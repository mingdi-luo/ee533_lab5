==> flow/design.v <==
`timescale 1ns/1ps
module ALUG13 (
    input               clk,
    input               rst_n,
    input      [63:0]   A,
    input      [63:0]   B,
    input      [3:0]    op_code,
    input      [5:0]    sub_start,  
    input      [5:0]    sub_len,   
    input      [5:0]    shift_amt,
    output reg [63:0]   O,
    output reg          overflow   
);
    reg [63:0] result;
    reg        carry;
    reg [63:0] A_shifted;
    reg [63:0] mask;
    always @(*) begin
        result = 64'b0;
        carry  = 1'b0;
        if (op_code == 4'b0000) begin
            {carry, result} = A + B;
        end
        else if (op_code == 4'b0001) begin
            {carry, result} = A - B;
        end
        else if (op_code == 4'b0010) begin
            result = A & B;
        end
        else if (op_code == 4'b0011) begin
            result = A | B;
        end
        else if (op_code == 4'b0100) begin
            result = ~(A ^ B);
        end
        else if (op_code == 4'b0101) begin
            if (A > B)
				result = 64'd1;
			else
				result = 64'd0;
            carry = 1'b0;
        end
        else if (op_code == 4'b0110) begin
            result = A << shift_amt;
        end
        else if (op_code == 4'b0111) begin
            result = A >> shift_amt;
        end
        else if (op_code == 4'b1000) begin
            if (sub_len == 0)
                mask = 64'b0;
            else
                mask = (64'h1 << sub_len) - 1;
            if ( ((A >> sub_start) & mask) == ((B >> sub_start) & mask) )
                result = 64'b1;
            else
                result = 64'b0;
        end
        else if (op_code == 4'b1001) begin
            A_shifted = A >> shift_amt;
            if (A_shifted > B)
                result = 64'b1;
            else
                result = 64'b0;
            carry = 1'b0;
        end
        else if (op_code == 4'b1010) begin
            A_shifted = A << shift_amt;
            if (A_shifted > B)
                result = 64'b1;
            else
                result = 64'b0;
            carry = 1'b0;
        end
    end
    always @(posedge clk or negedge rst_n) begin
        if (!rst_n) begin
            O <= 64'b0;
            overflow <= 1'b0;
        end 
        else begin
            O <= result;
            overflow <= carry;
        end
    end
endmodule
# == Tool chain data of ALUG13 ==
# What the tools print for ALUG13, step after step.
# Lines are those of the file above, counted from 1.
# Operators carry their Yosys type and port widths (W data, S select, Z words).
# Library cell names are shortened.
# The mark - stands for no value.
# inputs
top,ALUG13
clock,clk
cell_library,sky130hd
lib_corner,tt_025C_1v80

# == Word-level counts ==
# Yosys after proc, flatten, opt, wreduce and memory -nomap, before mapping. Enables and synchronous resets that opt folds into registers are not counted as muxes. Memory bits, and registers merged into a memory's read port (data or address), are not among the register bits. Print and check cells are not counted. Equal cells are merged and count once.
# classes
reduce_and_logical,2
bitwise,6
mul,0
cmp,3
n_eq,11
n_addsub,3
shifts,5
mux,18
div_mod_pow,0
# ops
op,count
$mux W64,9
$shr A64 B6 Y64,3
$gt A64 B64 Y1,3
$and A64 B64 Y64,3
$add A64 B64 Y65,1
$sub A64 B64 Y65,1
$shl A1 B6 Y64 const A,1
$sub A64 B1 Y64 const B,1
$shl A64 B6 Y64,1
$eq A64 B64 Y1,1
$or A64 B64 Y64,1
$xor A64 B64 Y64,1
$not A64 Y64,1
$eq A4 B3 Y1 const B,4
$eq A4 B4 Y1 const B,3
$mux W1,9
$eq A4 B2 Y1 const B,2
$logic_not A6 Y1,1
$eq A4 B1 Y1 const B,1
$logic_not A4 Y1,1
# bits
regBits,65
latch_bits,0
mem_count,0
input_bits,152
ramBits,0
mem_bits_ro,0
clocked_rd_ports_x_width,0

# == Logic depth ==
# Longest topological path by Yosys (ltp), each cell counted once; first at word level (registers and memories cut), then after technology mapping (sequential cells cut; the memories' decode and read muxes count).
# logic_depth
word_depth,15
ABC_AREA,0
depth_mapped,26

# == After synthesis ==
# The flow's flattened synthesis, as Yosys stat reports it; memories are mapped. The netlist is that of the ABC_AREA named above (0 if unset); the other value can give another one.
# Totals and module areas in this step are rounded.
# by_type
cell,count,type_area_um2
ha_1,321,4.02E+03
mux4_2,153,3.45E+03
mux2i_1,250,2502.4
a21oi_1,408,2.04E+03
nor2_1,502,1.88E+03
nand2_1,487,1.83E+03
dfrtp_1,65,1626.56
o21ai_0,316,1.58E+03
mux2_2,88,990.95
clkbuf_1,261,979.69
inv_1,217,814.531
a21o_1,86,645.619
xnor2_1,71,621.846
nor3_1,108,540.518
o221ai_1,55,481.712
nand3_1,95,475.456
o22ai_1,75,469.2
o211ai_1,51,382.867
# Not listed: further types 85, cells in them 1010.
# synth_totals
ff_cells,65
buffers,368
cells,4619
yosys_area_um2,32900

# == Timing after synthesis ==
# Source: OpenSTA report_checks on the synthesized netlist (no wires, ideal clock, input and output delay 20% of the period each), path of least setup slack; recovery checks are left aside. Register names are those of the netlist, which keeps one name where synthesis merged equal registers.
# synth_timing
path_kind,input-to-reg
from,input port op_code[0]
to,register O[0]
t_first_pin_ns,1.244
stages,24
arrival_time_ns,6.252
period_ns,6.22
path_delay_ns,5.132
in_delay_ns,1.244
n_path_buf,7
setup_slack_ns,-0.156
setup_time_ns,0.124
synth_period_reached_ns,6.376
# "path_delay_ns" = arrival - input delay + setup time.
# "stages" counts driving pins, that of a launching flip-flop among them; a cell with two outputs on the path counts twice.
# "synth_period_reached_ns" is the clock period less the worst setup slack; recovery checks do not enter. This is arithmetic on one report: input and output delays are still those of the set period (20% each).
# The rows between start and end are the longest chain of elaborated cells between them; the timing report does not say that the signal goes this way. Where chains are equally long, one stands for them.
# A line is the first line of the expression or statement that the cell stems from. Yosys adds cells for indexed reads and writes and turns some case tables into memories.
# synth_via
cell_sequence,buf_6 > nor4b_4 > buf_6 > buf_4 > mux2i_1 > clkbuf_1 > clkbuf_1 > buf_1 > clkbuf_1 > o211ai_1 > a21oi_1 > ha_1 > a21o_1 > a21o_1 > a21o_1 > a21oi_1 > o21ai_0 > a211oi_1 > o21ai_0 > a211o_1 > o211ai_1 > a221o_1 > a31oi_1 > a211o_1
elab_chain_cells,12
cone_cells,22
cone_classes,10 x eq/ne; 11 x mux; 1 x reduce/logical
# synth_rtl
element,line_no,text
"start, declared",7,"input      [3:0]    op_code,"
$eq A4 B4 Y1,67,else if (op_code == 4'b1010) begin
$mux W1,67,
$mux W1,59,else if (op_code == 4'b1001) begin
$mux W1,49,else if (op_code == 4'b1000) begin
$mux W64,46,else if (op_code == 4'b0111) begin
$mux W64,43,else if (op_code == 4'b0110) begin
$mux W64,36,else if (op_code == 4'b0101) begin
$mux W64,33,else if (op_code == 4'b0100) begin
$mux W64,30,else if (op_code == 4'b0011) begin
$mux W64,27,else if (op_code == 4'b0010) begin
$mux W64,24,else if (op_code == 4'b0001) begin
$mux W64,21,if (op_code == 4'b0000) begin
"end, assigned",78,O <= 64'b0;
"end, assigned",82,O <= result;
"end, declared",11,"output reg [63:0]   O,"

# == Timing after layout ==
# Path of least setup slack in the final report of run 1 (OpenROAD, finished layout, wires in). Where an end is a register, its clock arrival counts in the times.
# layout_timing
path_kind,input-to-reg
from,input port shift_amt[2]
to,register O[0]
arrival_time_ns,6.14
period_ns,4.23
stages,23
setup_time_ns,0.05
setup_slack_ns,-1.52
n_path_buf,6
t_first_pin_ns,0.85
in_delay_ns,0.85
# The rows between start and end are the longest chain of elaborated cells between them; the timing report does not say that the signal goes this way. Where chains are equally long, one stands for them.
# layout_via
cell_sequence,clkdlybuf4s50_1 > buf_12 > buf_4 > buf_12 > mux2i_1 > nand2_1 > o21ai_0 > buf_4 > nor2_1 > nor2_1 > o22ai_1 > buf_4 > ha_1 > nand2_1 > o21ai_0 > nand3_1 > nand2_1 > a21oi_1 > a211o_2 > a221o_1 > a221o_1 > a31oi_2 > a211o_1
elab_chain_cells,14
cone_cells,17
cone_classes,2 x compare; 2 x shift; 13 x mux
# layout_rtl
element,line_no,text
"start, declared",10,"input      [5:0]    shift_amt,"
$shl A64 B6 Y64,68,A_shifted = A << shift_amt;
$gt A64 B64 Y1,69,if (A_shifted > B)
$mux W1,69,
$mux W1,67,else if (op_code == 4'b1010) begin
$mux W1,59,else if (op_code == 4'b1001) begin
$mux W1,49,else if (op_code == 4'b1000) begin
$mux W64,46,else if (op_code == 4'b0111) begin
$mux W64,43,else if (op_code == 4'b0110) begin
$mux W64,36,else if (op_code == 4'b0101) begin
$mux W64,33,else if (op_code == 4'b0100) begin
$mux W64,30,else if (op_code == 4'b0011) begin
$mux W64,27,else if (op_code == 4'b0010) begin
$mux W64,24,else if (op_code == 4'b0001) begin
$mux W64,21,if (op_code == 4'b0000) begin
"end, assigned",78,O <= 64'b0;
"end, assigned",82,O <= result;
"end, declared",11,"output reg [63:0]   O,"

# Top module ALUG13; platform sky130hd; tools Yosys and OpenROAD; 2 stored runs in no particular order. Input and output delays are each 20% of the period that was set; the output load is 0.01 pF.
# "clock_period_reached_ns" = clock period - worst setup slack. The figure is calculated, with input and output delays left at 20% of the set period.
# By "timing.worst_path_ns" is meant the share of the clock period that the worst setup path is allowed (20% is reserved at inputs, 20% at outputs), minus its slack. Clock arrival times at its registers enter into it.
# "fin_power_uw": no workload was simulated; the value follows from the tool's default switching activity.
# The measured numbers are rounded.
# Among the settings, -- means not set for that run.
stored run,period_ns,CORE_UTILIZATION,SETUP_SLACK_MARGIN,PLACE_DENSITY,HOLD_SLACK_MARGIN,CORE_ASPECT_RATIO,CORE_MARGIN,ABC_AREA,GPL_TIMING_DRIVEN,CTS_CLUSTER_DIAMETER,SLEW_MARGIN,MAX_ROUTING_LAYER,CAP_MARGIN,CELL_PAD_IN_SITES_GLOBAL_PLACEMENT,timing.worst_path_ns,critical_path_type,setup_worst_slack_ns,fin_power_uw,utilization_pct,final_cell_area_um2,yosys.chip_area_um2,clock_period_reached_ns,timing.setup.tns_ns,die_footprint_um2
run 1,4.23,29,-0.01,0.84,0.3,1.99,6,0,1,230,30,met5,20,--,4.90,input-to-reg,-1.52,12200,52.0,58200,32900,5.746,-8.89,122000
run 2,6.64,39,0.59,0.47,--,--,2,0,--,353,20,met4,20,3,4.94,input-to-reg,0.372,5870,52.0,43400,32900,6.268,0.000,86700
