==> flow/design.v <==
`timescale 1ns / 1ps
module pipeline_datapath_core #(
    parameter DATA_WIDTH              = 64,
    parameter INSTR_WIDTH             = 32,
    parameter IMEM_ADDR_WIDTH         = 9,    
    parameter DMEM_ADDR_WIDTH         = 8,    
    parameter REGFILE_ADDRESS_WIDTH   = 5
)(
    input  wire                         clk,
    input  wire                         reset,
    input  wire                         enable,
    output reg  [IMEM_ADDR_WIDTH-1:0]    imem_addr,
    input  wire [INSTR_WIDTH-1:0]        imem_dout,
    output wire                         dmem_wea,
    output wire [DMEM_ADDR_WIDTH-1:0]   dmem_addra,
    output wire [DMEM_ADDR_WIDTH-1:0]   dmem_addrb,
    output wire [DATA_WIDTH-1:0]        dmem_dina,
    input  wire [DATA_WIDTH-1:0]        dmem_doutb
);
    reg [IMEM_ADDR_WIDTH-1:0] PC;
    reg [INSTR_WIDTH-1:0]              if_id_instr;
    reg                               id_ex_wmem_en;
    reg                               id_ex_wreg_en;
    reg [DATA_WIDTH-1:0]              id_ex_r1out;
    reg [DATA_WIDTH-1:0]              id_ex_r2out;
    reg [REGFILE_ADDRESS_WIDTH-1:0]   id_ex_wreg;
    reg                               ex_mem_wmem_en;
    reg                               ex_mem_wreg_en;
    reg [DATA_WIDTH-1:0]              ex_mem_r1out;
    reg [DATA_WIDTH-1:0]              ex_mem_r2out;
    reg [REGFILE_ADDRESS_WIDTH-1:0]   ex_mem_wreg;
    reg                               mem_wb_wreg_en;
    reg [DATA_WIDTH-1:0]              mem_wb_wdata;
    reg [REGFILE_ADDRESS_WIDTH-1:0]   mem_wb_wreg;
    wire [DATA_WIDTH-1:0] r0data;
    wire [DATA_WIDTH-1:0] r1data;
    regfile #(
        .REGISTERED_OUTPUT(0),
        .ADDRESS_WIDTH(REGFILE_ADDRESS_WIDTH),
        .DATA_WIDTH(DATA_WIDTH)
    ) u_regfile (
        .clk   (clk),
        .r0addr(if_id_instr[29:25]),
        .r1addr(if_id_instr[24:20]),
        .wdata (mem_wb_wdata),
        .wena  (mem_wb_wreg_en),
        .waddr (mem_wb_wreg),
        .rst   (reset),
        .r0data(r0data),
        .r1data(r1data)
    );
    assign dmem_wea   = ex_mem_wmem_en;
    assign dmem_addra = ex_mem_r1out[DMEM_ADDR_WIDTH-1:0];
    assign dmem_addrb = ex_mem_r1out[DMEM_ADDR_WIDTH-1:0];
    assign dmem_dina  = ex_mem_r2out;
    always @(posedge clk) begin
        if (reset) begin
            PC         <= {IMEM_ADDR_WIDTH{1'b0}};
            imem_addr  <= {IMEM_ADDR_WIDTH{1'b0}};
            if_id_instr <= {INSTR_WIDTH{1'b0}};
            id_ex_wmem_en <= 1'b0;
            id_ex_wreg_en <= 1'b0;
            id_ex_r1out   <= {DATA_WIDTH{1'b0}};
            id_ex_r2out   <= {DATA_WIDTH{1'b0}};
            id_ex_wreg    <= {REGFILE_ADDRESS_WIDTH{1'b0}};
            ex_mem_wmem_en <= 1'b0;
            ex_mem_wreg_en <= 1'b0;
            ex_mem_r1out   <= {DATA_WIDTH{1'b0}};
            ex_mem_r2out   <= {DATA_WIDTH{1'b0}};
            ex_mem_wreg    <= {REGFILE_ADDRESS_WIDTH{1'b0}};
            mem_wb_wreg_en <= 1'b0;
            mem_wb_wdata   <= {DATA_WIDTH{1'b0}};
            mem_wb_wreg    <= {REGFILE_ADDRESS_WIDTH{1'b0}};
        end else if (enable) begin
            imem_addr <= PC;
            PC <= PC + 1'b1;
            if_id_instr <= imem_dout;
            id_ex_wmem_en <= if_id_instr[31];
            id_ex_wreg_en <= if_id_instr[30];
            id_ex_r1out   <= r0data;
            id_ex_r2out   <= r1data;
            id_ex_wreg    <= if_id_instr[19:15];
            ex_mem_wmem_en <= id_ex_wmem_en;
            ex_mem_wreg_en <= id_ex_wreg_en;
            ex_mem_r1out   <= id_ex_r1out;
            ex_mem_r2out   <= id_ex_r2out;
            ex_mem_wreg    <= id_ex_wreg;
            mem_wb_wdata   <= dmem_doutb;
            mem_wb_wreg_en <= ex_mem_wreg_en;
            mem_wb_wreg    <= ex_mem_wreg;
        end
    end
endmodule
`timescale 1ns / 1ps
module regfile #(
    parameter REGISTERED_OUTPUT = 1,
    parameter ADDRESS_WIDTH     = 5,
    parameter DATA_WIDTH        = 64
)(
    input                          clk,
    input  [ADDRESS_WIDTH-1:0]     r0addr, r1addr,
    input  [ADDRESS_WIDTH-1:0]     waddr,
    input  [DATA_WIDTH-1:0]        wdata,
    input                          wena,
    input                          rst,
    output [DATA_WIDTH-1:0]        r0data,
    output [DATA_WIDTH-1:0]        r1data
);
    reg [DATA_WIDTH-1:0] register [0:2**ADDRESS_WIDTH-1];
    integer i;
    always @(negedge clk) begin
        if(rst) begin
            for (i = 0; i < 2**ADDRESS_WIDTH; i = i + 1) begin
                register[i] <= {DATA_WIDTH{1'b0}};
            end
        end
        else if (wena && waddr != 0)
            register[waddr] <= wdata;
    end
    generate
        if (REGISTERED_OUTPUT) begin
            reg [DATA_WIDTH-1:0] data_reg0;
            reg [DATA_WIDTH-1:0] data_reg1;
            always @(posedge clk) begin
                data_reg0 <= (r0addr != 0) ? register[r0addr] : {DATA_WIDTH{1'b0}};
                data_reg1 <= (r1addr != 0) ? register[r1addr] : {DATA_WIDTH{1'b0}};
            end
            assign r0data = data_reg0;
            assign r1data = data_reg1;
        end
        else begin
            assign r0data = (r0addr != 0) ? register[r0addr] : {DATA_WIDTH{1'b0}};
            assign r1data = (r1addr != 0) ? register[r1addr] : {DATA_WIDTH{1'b0}};
        end
    endgenerate
endmodule
Step by step through the tools: pipeline_datapath_core. Tool output for the design above, in the order of the flow. Line numbers count from 1 in the design file above. Library cell names are shortened. A cell with - has no value.

Top module: pipeline_datapath_core. Clock input: clk. Library: sky130hd. Timing corner: tt_025C_1v80.

Word-level counts. Source: Yosys, flattened and elaborated, memories not mapped. Widths are those after wreduce; folded enables and synchronous resets count as part of the registers. Registers that Yosys merges into a memory's read port (data or address) are not register bits. Print and check cells do not count. Equal cells are merged and count once. Memory sizes are those after Yosys's memory passes, which may raise the word count (mostly to a power of two), join words into wider ones and drop unused or constant bits.

Register bits: 278. Under latch bits stands 0. For RAM bits the number is 2048. The entry for ROM bits reads 0. The entry for memories kept reads 1. The figure for output and inout port bits is 90.

Memory list: u_regfile.register (words 32, width 64, line 109) `reg [DATA_WIDTH-1:0] register [0:2**ADDRESS_WIDTH-1];`.

Add/sub/neg operators: 1. For multipliers the number is 0. Under div/mod/pow operators stands 0. Order comparisons: 0. The figure for equal/unequal tests is 0. The entry for shift operators reads 0. Under multiplexer cells stands 9. The figure for bitwise operators is 0. Under reductions and logical operators stands 4.

Operators with widths (number): 64-bit two-way mux (3); 5-bit nonzero test (3); 5-bit two-way mux (2); 9-bit by 1-bit adder with 9-bit output (second input constant) (1); 8-bit two-way mux (1); 1-bit two-way mux (3); 1-bit logical AND (1).

Depth. Yosys ltp: most cells in a row. Word level: on the elaborated netlist, between registers, memories and ports. Mapped: between sequential cells and ports; inverters and the memories' decode and read muxes count.

Word-level depth: 4. For ABC_AREA the number is 0. The figure for mapped depth is 9. Under depth with buffers taken out stands 5.

Synthesis result. Yosys stat after the flow's synthesis: flattened, memories mapped to cells. It holds for the ABC_AREA given above (unset counts as 0); a run with the other value may have another netlist.

For cells in the netlist the number is 6769. The figure for synthesis area is 102731.0 um^2. Sequential part of the area: 66764.0 um^2. For flip-flop cells the number is 2311. The figure for buffer cells is 701.

Cell types: edfxtp_1 (number 2048, area in all 6.15E+04 um^2); and2_1 (number 1986, area in all 1.24E+04 um^2); mux4_2 (number 470, area in all 1.06E+04 um^2); dfxtp_1 (number 263, area in all 5265.05 um^2); mux2i_1 (number 406, area in all 4.06E+03 um^2); clkbuf_1 (number 546, area in all 2.05E+03 um^2); nor2_1 (number 229, area in all 859.574 um^2); a22oi_1 (number 89, area in all 668.141 um^2); a32o_1 (number 60, area in all 600.576 um^2); a22o_1 (number 67, area in all 586.813 um^2); o221ai_1 (number 57, area in all 499.229 um^2); a211o_1 (number 53, area in all 464.195 um^2); mux2_2 (number 32, area in all 360.346 um^2); buf_2 (number 58, area in all 290.278 um^2); buf_4 (number 35, area in all 262.752 um^2); nand2_1 (number 69, area in all 258.998 um^2); o22a_1 (number 28, area in all 245.235 um^2); nand4_1 (number 36, area in all 225.216 um^2).

Not listed: further types 38, cells in them 237. By module: a second synthesis without flattening, with its own total; a netlist apart from the flattened one above.

Cells (unflattened synthesis): 8092. The figure for area total of the unflattened synthesis is 117945.6 um^2.

Rows give one instance, submodules left out.

Modules: regfile (times used 1, cells 7224, area 108605.4 um^2, seq. area 61499.0 um^2); pipeline_datapath_core (times used 1, cells 868, area 9340.2 um^2, seq. area 5265.0 um^2).

==> runs of pipeline_datapath_core <==
Below are 2 stored runs of the flow (Yosys, OpenROAD; platform sky130hd) on pipeline_datapath_core, each with its settings and what was measured, unordered. Constraints: input delay and output delay 20% of the set period each, output load 0.01 pF. "total design power" rests on the timing tool's default activity at the inputs, not on a simulated workload.

Files of run A:
==> flow/run.sh <==
#!/bin/bash
# the make line also repeats the synthesis and layout settings of config.mk as NAME=value (left out here)
make -C /OpenROAD-flow-scripts/flow DESIGN_CONFIG=/design/flow/config.mk WORK_HOME=/design/flow/orfs CLKGATE_MAP_FILE= finish
==> flow/config.mk <==
export PLATFORM = sky130hd
export DESIGN_NAME = pipeline_datapath_core
export DESIGN_NICKNAME = pipeline_datapath_core
export VERILOG_FILES = /design/flow/design.v
export SDC_FILE = /design/flow/constraint.sdc
export NUM_CORES = 4
export LEC_CHECK = 0
export CAP_MARGIN = 20
export CORE_MARGIN = 2
export CORE_UTILIZATION = 40
export SLEW_MARGIN = 20
==> flow/constraint.sdc <==
create_clock -name core_clock -period 17.8 [get_ports {clk}]
set_input_delay 3.5600 -clock core_clock [delete_from_list [all_inputs] [get_ports {clk}]]
set_output_delay 3.5600 -clock core_clock [all_outputs]
set_load 0.01 [all_outputs]

Results of run A. The total design power is 0.014467 W. The post-route setup TNS is 0 ps. The std-cell area (final layout) comes to 124528.0 um^2. The final design utilization reads 48.6%. For the lowest hold slack the run shows 467 ps. For the chip area after synthesis (Yosys) the run shows 102731.0 um^2. The overall die area comes to 260896.0 um^2. For the setup slack of the worst path the run shows 2416 ps.

Files of run B:
==> flow/run.sh <==
#!/bin/bash
# the make line also repeats the synthesis and layout settings of config.mk as NAME=value (left out here)
make -C /OpenROAD-flow-scripts/flow DESIGN_CONFIG=/design/flow/config.mk WORK_HOME=/design/flow/orfs CLKGATE_MAP_FILE= finish
==> flow/config.mk <==
export PLATFORM = sky130hd
export DESIGN_NAME = pipeline_datapath_core
export DESIGN_NICKNAME = pipeline_datapath_core
export VERILOG_FILES = /design/flow/design.v
export SDC_FILE = /design/flow/constraint.sdc
export NUM_CORES = 4
export LEC_CHECK = 0
export CAP_MARGIN = 20
export CELL_PAD_IN_SITES_DETAIL_PLACEMENT = 2
export CELL_PAD_IN_SITES_GLOBAL_PLACEMENT = 2
export CORE_MARGIN = 7
export CORE_UTILIZATION = 35
export CTS_CLUSTER_DIAMETER = 226
export GPL_ROUTABILITY_DRIVEN = 1
export GPL_TIMING_DRIVEN = 1
export MIN_ROUTING_LAYER = met1
export PLACE_DENSITY = 0.72
export SLEW_MARGIN = 5
==> flow/constraint.sdc <==
create_clock -name core_clock -period 15.8 [get_ports {clk}]
set_input_delay 3.1600 -clock core_clock [delete_from_list [all_inputs] [get_ports {clk}]]
set_output_delay 3.1600 -clock core_clock [all_outputs]
set_load 0.01 [all_outputs]

Results of run B. The total design power is 0.017521 W. The post-route setup TNS is 0 ps. The std-cell area (final layout) comes to 126212.0 um^2. The final design utilization reads 43.3%. For the lowest hold slack the run shows 486 ps. For the chip area after synthesis (Yosys) the run shows 102731.0 um^2. The overall die area comes to 308880.0 um^2. For the setup slack of the worst path the run shows 1652 ps.
